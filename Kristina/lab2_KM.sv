==> flow/design.v <==
module sevenSeg(input  logic [3:0] s,
                output logic [6:0] seg);
    always_comb
        case(s)
            4'b0000: seg = 7'b100_0000;  
            4'b0001: seg = 7'b111_1001;  
            4'b0010: seg = 7'b010_0100;  
            4'b0011: seg = 7'b011_0000;  
            4'b0100: seg = 7'b001_1001;  
            4'b0101: seg = 7'b001_0010;  
            4'b0110: seg = 7'b000_0010;  
            4'b0111: seg = 7'b111_1000;  
            4'b1000: seg = 7'b000_0000;  
            4'b1001: seg = 7'b001_1000;  
            4'b1010: seg = 7'b000_1000;  
            4'b1011: seg = 7'b000_0011;  
            4'b1100: seg = 7'b010_0111;  
            4'b1101: seg = 7'b010_0001;  
            4'b1110: seg = 7'b000_0110;  
            4'b1111: seg = 7'b000_1110;  
            default: seg = 7'b000_0000;
        endcase
endmodule
module mux24(input  logic [3:0] d0, d1,
			 input  logic s,
			 output logic [3:0] y);
	assign y = s ? d1 : d0;
endmodule
module multiplexDisplay(input  logic clk, reset,
						output logic multiplex, disp1, disp2);
	logic [27:0] counter = '0;
	logic [27:0] thresh = 28'd250000;
	always_ff @(posedge clk, posedge reset)
		if (reset)
			begin
				counter <= '0;
				multiplex <= '0;
			end
		else if (counter >= thresh)
			begin
				counter <='0;
				multiplex <= ~multiplex;
			end
		else
			begin
				multiplex <= multiplex;
				counter <= counter + 1'b1;
			end
	assign disp1 = multiplex;
	assign disp2 = ~multiplex;
endmodule
module ledSum(input  logic [3:0] a, b,
			  output logic [7:0] leds);
	logic [4:0] sum;
	assign sum = a + b;
	assign leds[7:3] = sum;
	assign leds[2:0] = 3'b000;
endmodule
module lab2_KM (input  logic clk, reset,
				input  logic [3:0] s1, s2,
				output logic [7:0] led,
				output logic [6:0] seg,
				output logic disp1, disp2);
	logic multiplex;
	logic [3:0] switches;
	logic [4:0] sum;
	multiplexDisplay chooseDisplay(clk, reset, multiplex, disp1, disp2);
	mux24 switchMux(s1, s2, multiplex, switches);
	sevenSeg sevenSegDisp(switches, seg);
	ledSum displaySum(s1, s2, led);
endmodule
### Tool chain data of lab2_KM

What the tools print for lab2_KM, step after step.
Line numbers count from 1 in the design file above.
Operators: Yosys type, input widths -> output width; for muxes data width and select width s.
Cell names lack the library's common part.
A cell with -- has no value.

| inputs | value |
|---|---|
| top | lab2_KM |
| clock port | clk |
| cell library | sky130hd |
| timing corner | tt_025C_1v80 |

### After elaboration

Source: Yosys, flattened and elaborated, memories not mapped. Widths are those after wreduce; folded enables and synchronous resets count as part of the registers. Registers that Yosys merges into a memory's read port (data or address) are not register bits. Print and check cells do not count. Equal cells are merged and count once.
Memory sizes are those after Yosys's memory passes, which may raise the word count (mostly to a power of two), join words into wider ones and drop unused or constant bits.

| bit counts | value |
|---|---|
| flip-flop bits (word level) | 29 |
| ROM bits | 112 |
| memories kept | 1 |
| output and inout port bits | 17 |

| cells by class | value |
|---|---|
| $add $sub $neg | 2 |
| $lt $le $gt $ge | 1 |
| muxes and demuxes | 2 |
| bitwise logic cells | 1 |

Memories:

| memory | words | width | rd ports | wr ports | RTL line | source |
|---|---|---|---|---|---|---|
| (no name shown) | 16 | 7 | 1 | 0 | 4 | `case(s)` |

Operators by type and width:

| operator | count |
|---|---|
| $add 28x1->28 const B | 1 |
| $ge 28x18->1 const B | 1 |
| $mux 28 | 1 |
| $add 4x4->5 | 1 |
| $mux 4 | 1 |
| $not 1->1 | 1 |

### Longest topological paths

Longest topological path by Yosys (ltp), each cell counted once; first at word level (registers and memories cut), then after technology mapping (sequential cells cut; the memories' decode and read muxes count).

| depth | value |
|---|---|
| word-level depth | 2 |
| ABC_AREA | 0 |
| mapped depth | 7 |

### After synthesis

The flow's flattened synthesis, as Yosys stat reports it; memories are mapped. The netlist is that of the ABC_AREA named above (0 if unset); the other value can give another one.
The area totals of this step are shown rounded.

| mapped netlist | value |
|---|---|
| cell count | 173 |
| chip area (Yosys) | 1770 µm² |
| sequential area | 726 µm² |
| flip-flop cells | 29 |
| buffer cells | 6 |

Cell types:

| cell type | count | area in all (µm²) |
|---|---|---|
| dfrtp_1 | 29 | 725.696 |
| ha_1 | 11 | 137.632 |
| nor2_4 | 8 | 90.086 |
| xor2_1 | 8 | 70.067 |
| xnor2_1 | 7 | 61.309 |
| nand3_1 | 10 | 50.048 |
| nand2_1 | 12 | 45.043 |
| nor2_1 | 12 | 45.043 |
| inv_1 | 9 | 33.782 |
| mux2_2 | 3 | 33.782 |
| and3_1 | 5 | 31.28 |
| nand4_1 | 5 | 31.28 |
| a21o_1 | 4 | 30.029 |
| a21oi_1 | 6 | 30.029 |
| mux2i_1 | 3 | 30.029 |
| o21ai_0 | 6 | 30.029 |
| nor4_1 | 4 | 25.024 |
| buf_4 | 3 | 22.522 |

Other cell types: 23; their cells: 28.
The figures by module come from a second, unflattened synthesis with its own total; it is not the netlist above.

| unflattened totals | value |
|---|---|
| cells (unflattened synthesis) | 171 |
| area (unflattened synthesis) | 1680 µm² |

Each row is one instance without its submodules.

Modules:

| module | times used | cells | area (µm²) | seq. area (µm²) |
|---|---|---|---|---|
| multiplexDisplay | 1 | 116 | 1240 | 726 |
| sevenSeg | 1 | 31 | 230 | 0.0 |
| ledSum | 1 | 20 | 163 | 0.0 |
| mux24 | 1 | 4 | 45.0 | 0.0 |
| lab2_KM | 1 | 0 | 0.0 | 0.0 |

### Worst setup path after synthesis

Path of least setup slack by OpenSTA after synthesis, without wires, with an ideal clock, recovery checks aside; 20% of the period is set as input and as output delay. Where synthesis merged equal registers, the netlist keeps one of their names.

| timing path post-synthesis | value |
|---|---|
| path type | register to output |
| from | reg (name not given) |
| to | out seg[3] |
| clock period | 2.27 ns |
| output delay | 0.454 ns |
| launch time at the first pin | 0.000 ns |
| data arrival time | 1.812 ns |
| path slack | 0.004 ns |
| delay of the path | 1.812 ns |
| stages | 8 |
| path buffers | 1 |
| synthesis period reached | 2.266 ns |

"delay of the path" = arrival - input delay + setup time.
A path that ends at an output port has no setup time.
"stages" counts driving pins, that of a launching flip-flop among them; a cell with two outputs on the path counts twice.
"synthesis period reached" = period - worst setup slack (recovery checks aside). The figure is calculated, with input and output delays left at 20% of the set period.
The rows between start and end are the longest chain of elaborated cells between them; the timing report does not say that the signal goes this way. Where chains are equally long, one stands for them.
A line is the first line of the expression or statement that the cell stems from. Yosys adds cells for indexed reads and writes and turns some case tables into memories.
The chain passes a memory read, where the word-level depth is cut; so it can be longer than that depth.

| between the ends, post-synthesis | value |
|---|---|
| path through | dfrtp_1 > buf_2 > mux2_2 > inv_1 > ha_1 > nand3b_1 > o21ai_0 > o21ai_0 |
| length of the longest elaborated chain | 2 |
| elaborated cells between the ends (all ways) | 2 |
| RTL lines with such cells | 2 |

Ends and longest elaborated chain, post-synthesis:

| item | RTL line | source |
|---|---|---|
| start, declared | 30 | `output logic multiplex, disp1, disp2);` |
| start, assigned | 42 | `multiplex <= ~multiplex;` |
| start, assigned | 46 | `multiplex <= multiplex;` |
| $mux 4 | 27 | `assign y = s ? d1 : d0;` |
| $mem_v2 16x7 | 4 | `case(s)` |
| end, declared | 62 | `output logic [6:0] seg,` |

### Timing after layout

From the final timing report of job 1: the path of least setup slack in the routed layout; clock arrival at registers is part of the times.

| timing path after layout | value |
|---|---|
| path type | register to output |
| from | reg (name not given) |
| to | out seg[2] |
| clock period | 2.64 ns |
| output delay | 0.53 ns |
| launch time at the first pin | 0.35 ns |
| data arrival time | 2.14 ns |
| path slack | -0.03 ns |
| stages | 7 |
| path buffers | 2 |

The rows between start and end are the longest chain of elaborated cells between them; the timing report does not say that the signal goes this way. Where chains are equally long, one stands for them.
The chain passes a memory read, where the word-level depth is cut; so it can be longer than that depth.

| between the ends, after layout | value |
|---|---|
| path through | dfrtp_2 > mux2i_4 > inv_1 > ha_4 > buf_4 > o21ai_0 > clkdlybuf4s15_2 |
| length of the longest elaborated chain | 2 |
| elaborated cells between the ends (all ways) | 2 |
| RTL lines with such cells | 2 |

Ends and longest elaborated chain, after layout:

| item | RTL line | source |
|---|---|---|
| start, declared | 30 | `output logic multiplex, disp1, disp2);` |
| start, assigned | 42 | `multiplex <= ~multiplex;` |
| start, assigned | 46 | `multiplex <= multiplex;` |
| $mux 4 | 27 | `assign y = s ? d1 : d0;` |
| $mem_v2 16x7 | 4 | `case(s)` |
| end, declared | 62 | `output logic [6:0] seg,` |

Add stored flow runs of lab2_KM

Record of 2 stored runs of the RTL-to-layout flow on lab2_KM, platform sky130hd. The runs are unordered. Constraints: input delay and output delay 20% of the set period each, output load 0.01 pF.
"period reached" means the clock period less the worst setup slack. The figure is calculated, with input and output delays left at 20% of the set period.
"total design power" is the tool's figure for a default switching activity; nothing was simulated.
The measured numbers are rounded.

#### Job 1

| setting | value |
|---|---|
| period_ns | `2.64` |
| CORE_UTILIZATION | `67` |
| PLACE_DENSITY_LB_ADDON | `0.18` |
| HOLD_SLACK_MARGIN | `0.23` |
| TNS_END_PERCENT | `55` |
| CTS_CLUSTER_SIZE | `11` |
| CTS_CLUSTER_DIAMETER | `93` |
| MIN_ROUTING_LAYER | `met2` |
| MAX_ROUTING_LAYER | `met5` |
| CAP_MARGIN | `20` |
| CORE_MARGIN | `2` |
| SLEW_MARGIN | `20` |

| result | value |
|---|---|
| period reached | 2.666 ns |
| total negative setup slack | -0.026 ns |
| netlist area reported by Yosys | 1770 µm² |
| standard-cell area after routing | 2280 µm² |
| total design power | 1.04 mW |
| utilization after routing | 91.4 % |
| setup slack of the worst path | -0.026 ns |
| area inside the die boundary | 3070 µm² |

#### Job 2

| setting | value |
|---|---|
| period_ns | `3.74` |
| CORE_UTILIZATION | `72` |
| SETUP_SLACK_MARGIN | `0.02` |
| PLACE_DENSITY | `0.48` |
| HOLD_SLACK_MARGIN | `-0.1` |
| MAX_ROUTING_LAYER | `met5` |
| CAP_MARGIN | `20` |
| CORE_MARGIN | `2` |
| SLEW_MARGIN | `20` |

| result | value |
|---|---|
| area inside the die boundary | 2870 µm² |
| standard-cell area after routing | 2140 µm² |
| netlist area reported by Yosys | 1770 µm² |
| total negative setup slack | 0.000 ns |
| total design power | 0.718 mW |
| setup slack of the worst path | 0.206 ns |
| period reached | 3.534 ns |
| utilization after routing | 94.0 % |
